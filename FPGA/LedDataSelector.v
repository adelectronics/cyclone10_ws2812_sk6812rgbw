==> flow/design.v <==
module LedDataSelector
(
	input wire clock,
	input wire reset,
	input wire [7:0] UART_Rx,
	input wire UART_RxReady,
	output reg [31:0] LED0_Data,
	output reg [31:0] LED0_Addr,
	output reg LED0_Write,
	output reg [31:0] LED1_Data,
	output reg [31:0] LED1_Addr,
	output reg LED1_Write
);
localparam STATE_RX_0_BYTE   = 3'd0;
localparam STATE_RX_OTHER	= 3'd1;
reg [2:0] current_state = STATE_RX_0_BYTE;
reg [4:0] current_byte = 0;
reg [31:0] LED_Data;
reg [31:0] LED_Addr;
always @(posedge UART_RxReady or posedge reset) 
begin
	if(reset) 
	begin
		LED0_Data <= 32'd0;
		LED0_Addr <= 32'd0;
		LED1_Data <= 32'd0;
		LED1_Addr <= 32'd0;
		current_state <= STATE_RX_0_BYTE;
	end
	else
	begin
		case (current_state)	
		STATE_RX_0_BYTE:
		begin
			current_byte <= 1;
			LED0_Write <= 1'b0;
			LED1_Write <= 1'b0;
			LED_Addr <= {24'd0, UART_Rx[7:0]};
			current_state <= STATE_RX_OTHER;	
		end
		STATE_RX_OTHER:
		begin
			if(UART_RxReady)
			begin
				case (current_byte)
				1:
					LED_Addr <= {16'd0, UART_Rx[7:0], LED_Addr[7:0]};
				2:
					LED_Addr <= {8'd0, UART_Rx[7:0], LED_Addr[15:0]};
				3:
					LED_Addr <= {UART_Rx[7:0], LED_Addr[23:0]};
				4:
					LED_Data <= {24'd0, UART_Rx[7:0]};
				5:
					LED_Data <= {16'd0, UART_Rx[7:0], LED_Data[7:0]};
				6:
					LED_Data <= {8'd0, UART_Rx[7:0], LED_Data[15:0]};
				7:
				begin
					LED_Data = {UART_Rx[7:0], LED_Data[23:0]};
					if(LED_Addr[31] == 1'b1)
					begin
						LED_Addr[31] = 1'b0;
						LED1_Data <= LED_Data;
						LED1_Addr <= LED_Addr;
						LED1_Write <= 1'b1;
					end
					else
					begin
						LED0_Data <= LED_Data;
						LED0_Addr <= LED_Addr;
						LED0_Write <= 1'b1;
					end
					current_state <= STATE_RX_0_BYTE;					
				end
				endcase  
				current_byte <= current_byte + 1;
			end
		end
		endcase  
	end
end
endmodule
## Reports on LedDataSelector

Tool output for the design above, in the order of the flow.
Line numbers count from 1 in the design file above.
Library cell names are shortened.
The mark -- stands for no value.

| set-up | value |
|---|---|
| design top | LedDataSelector |
| clock port | UART_RxReady |
| standard-cell library | sky130hd |
| library corner | tt_025C_1v80 |

## Word-level counts

Source: Yosys, flattened and elaborated, memories not mapped. Widths are those after wreduce. Registers that Yosys merges into a memory's read port (data or address) are not register bits. Print and check cells do not count. Equal cells are merged and count once.

| cells by class | value |
|---|---|
| multiplexer cells | 20 |
| equality and inequality tests | 18 |
| reduce/logical cells | 19 |
| bitwise logic cells | 6 |
| add/sub/neg operators | 1 |

Operators by type and width:

| operator | number |
|---|---|
| 24-bit case mux with 4-bit select | 1 |
| 31-bit case mux with 3-bit select | 1 |
| 31-bit case mux with 2-bit select | 1 |
| 31-bit two-way mux | 1 |
| 5-bit by 3-bit == test with 1-bit output (second input constant) | 4 |
| 5-bit AND reduction | 4 |
| 4-bit AND reduction | 4 |
| 2-bit inequality test (second input constant) | 7 |
| 6-bit AND reduction | 2 |
| 5-bit by 2-bit == test with 1-bit output (second input constant) | 2 |
| 5-bit case mux with 2-bit select | 1 |
| 3-bit AND reduction | 3 |
| 1-bit case mux with 2-bit select | 4 |
| 7-bit AND reduction | 1 |
| 1-bit two-way mux | 7 |
| 1-bit NOT | 6 |
| 3-bit inequality test (second input constant) | 2 |
| 3-bit case mux with 2-bit select | 1 |
| 3-bit two-way mux | 2 |
| 5-bit by 1-bit adder with 5-bit output (second input constant) | 1 |
| 5-bit by 1-bit == test with 1-bit output (second input constant) | 1 |
| 5-bit two-way mux | 1 |
| 2-bit nonzero test | 2 |
| 4-bit inequality test (second input constant) | 1 |
| 3-bit by 1-bit == test with 1-bit output (second input constant) | 1 |
| 3-bit zero test | 1 |
| 3-bit nonzero test | 1 |
| 3-bit OR reduction | 1 |

| bit counts | value |
|---|---|
| input port bits | 11 |
| register bits after elaboration | 192 |
| cells after elaboration | 80 |

## Logic depth

Longest topological path by Yosys (ltp), each cell counted once; first at word level (registers and memories cut), then after technology mapping (sequential cells cut; the memories' decode and read muxes count).

| depth | value |
|---|---|
| depth after elaboration | 5 |
| ABC_AREA | 0 |
| depth in mapped cells | 6 |
| mapped depth without buffers | 5 |

## Synthesis result

The flow's flattened synthesis, as Yosys stat reports it; memories are mapped. The netlist is that of the ABC_AREA named above (0 if unset); the other value can give another one.

| mapped netlist | value |
|---|---|
| mapped area | 7,803.7 µm² |
| cells in the netlist | 457 |
| flip-flops | 190 |

Cells by type:

| type | number | area in all (µm²) |
|---|---|---|
| dfrtp_1 | 127 | 3.18E+03 |
| edfxtp_1 | 63 | 1.89E+03 |
| mux2_4 | 70 | 1.05E+03 |
| mux2_2 | 56 | 630.605 |
| buf_12 | 13 | 260.25 |
| and2_1 | 38 | 237.728 |
| and3_1 | 10 | 62.56 |
| nor2b_1 | 10 | 62.56 |
| ha_1 | 4 | 50.048 |
| nor2_1 | 10 | 37.536 |
| buf_6 | 2 | 22.522 |
| inv_1 | 6 | 22.522 |
| nand2_1 | 6 | 22.522 |
| nand3_1 | 4 | 20.019 |
| o21ai_0 | 4 | 20.019 |
| a31oi_1 | 3 | 18.768 |
| clkbuf_1 | 5 | 18.768 |
| xor2_1 | 2 | 17.517 |

Not listed: further types 19, cells in them 24.

Lab notebook: LedDataSelector

LedDataSelector through Yosys and OpenROAD on sky130hd: 2 stored runs, unordered, with their settings and measured results. The constraints put input and output delay at 20% of the set period each and load the outputs with 0.01 pF.
"total power of the final layout" is the tool's figure for a default switching activity; nothing was simulated.
A setting shown as n/a is not set for that run.

| setting or result | job 1 | job 2 |
|---|---|---|
| period_ns | 10.8 | 3.86 |
| CAP_MARGIN | 20 | 20 |
| CORE_MARGIN | 2 | 2 |
| CORE_UTILIZATION | 40 | 27 |
| SLEW_MARGIN | 20 | 20 |
| PLACE_DENSITY | n/a | 0.59 |
| CORE_ASPECT_RATIO | n/a | 1.42 |
| CELL_PAD_IN_SITES_DETAIL_PLACEMENT | n/a | 1 |
| TNS_END_PERCENT | n/a | 30 |
| GPL_TIMING_DRIVEN | n/a | 0 |
| GPL_ROUTABILITY_DRIVEN | n/a | 1 |
| CTS_CLUSTER_SIZE | n/a | 15 |
| CTS_CLUSTER_DIAMETER | n/a | 186 |
| utilization of the finished layout (%) | 59.3 | 44.4 |
| smallest hold slack (ns) | 0.267 | 0.272 |
| standard-cell area after layout (µm²) | 11,423.5 | 12,697.2 |
| worst setup slack after layout (ns) | 3.586 | 0.050 |
| Yosys chip area after synthesis (µm²) | 7,803.7 | 7,803.7 |
| total power of the final layout (mW) | 3.321 | 9.481 |
| total negative setup slack (ns) | 0.000 | 0.000 |
| overall die area (µm²) | 20,642.5 | 30,298.8 |
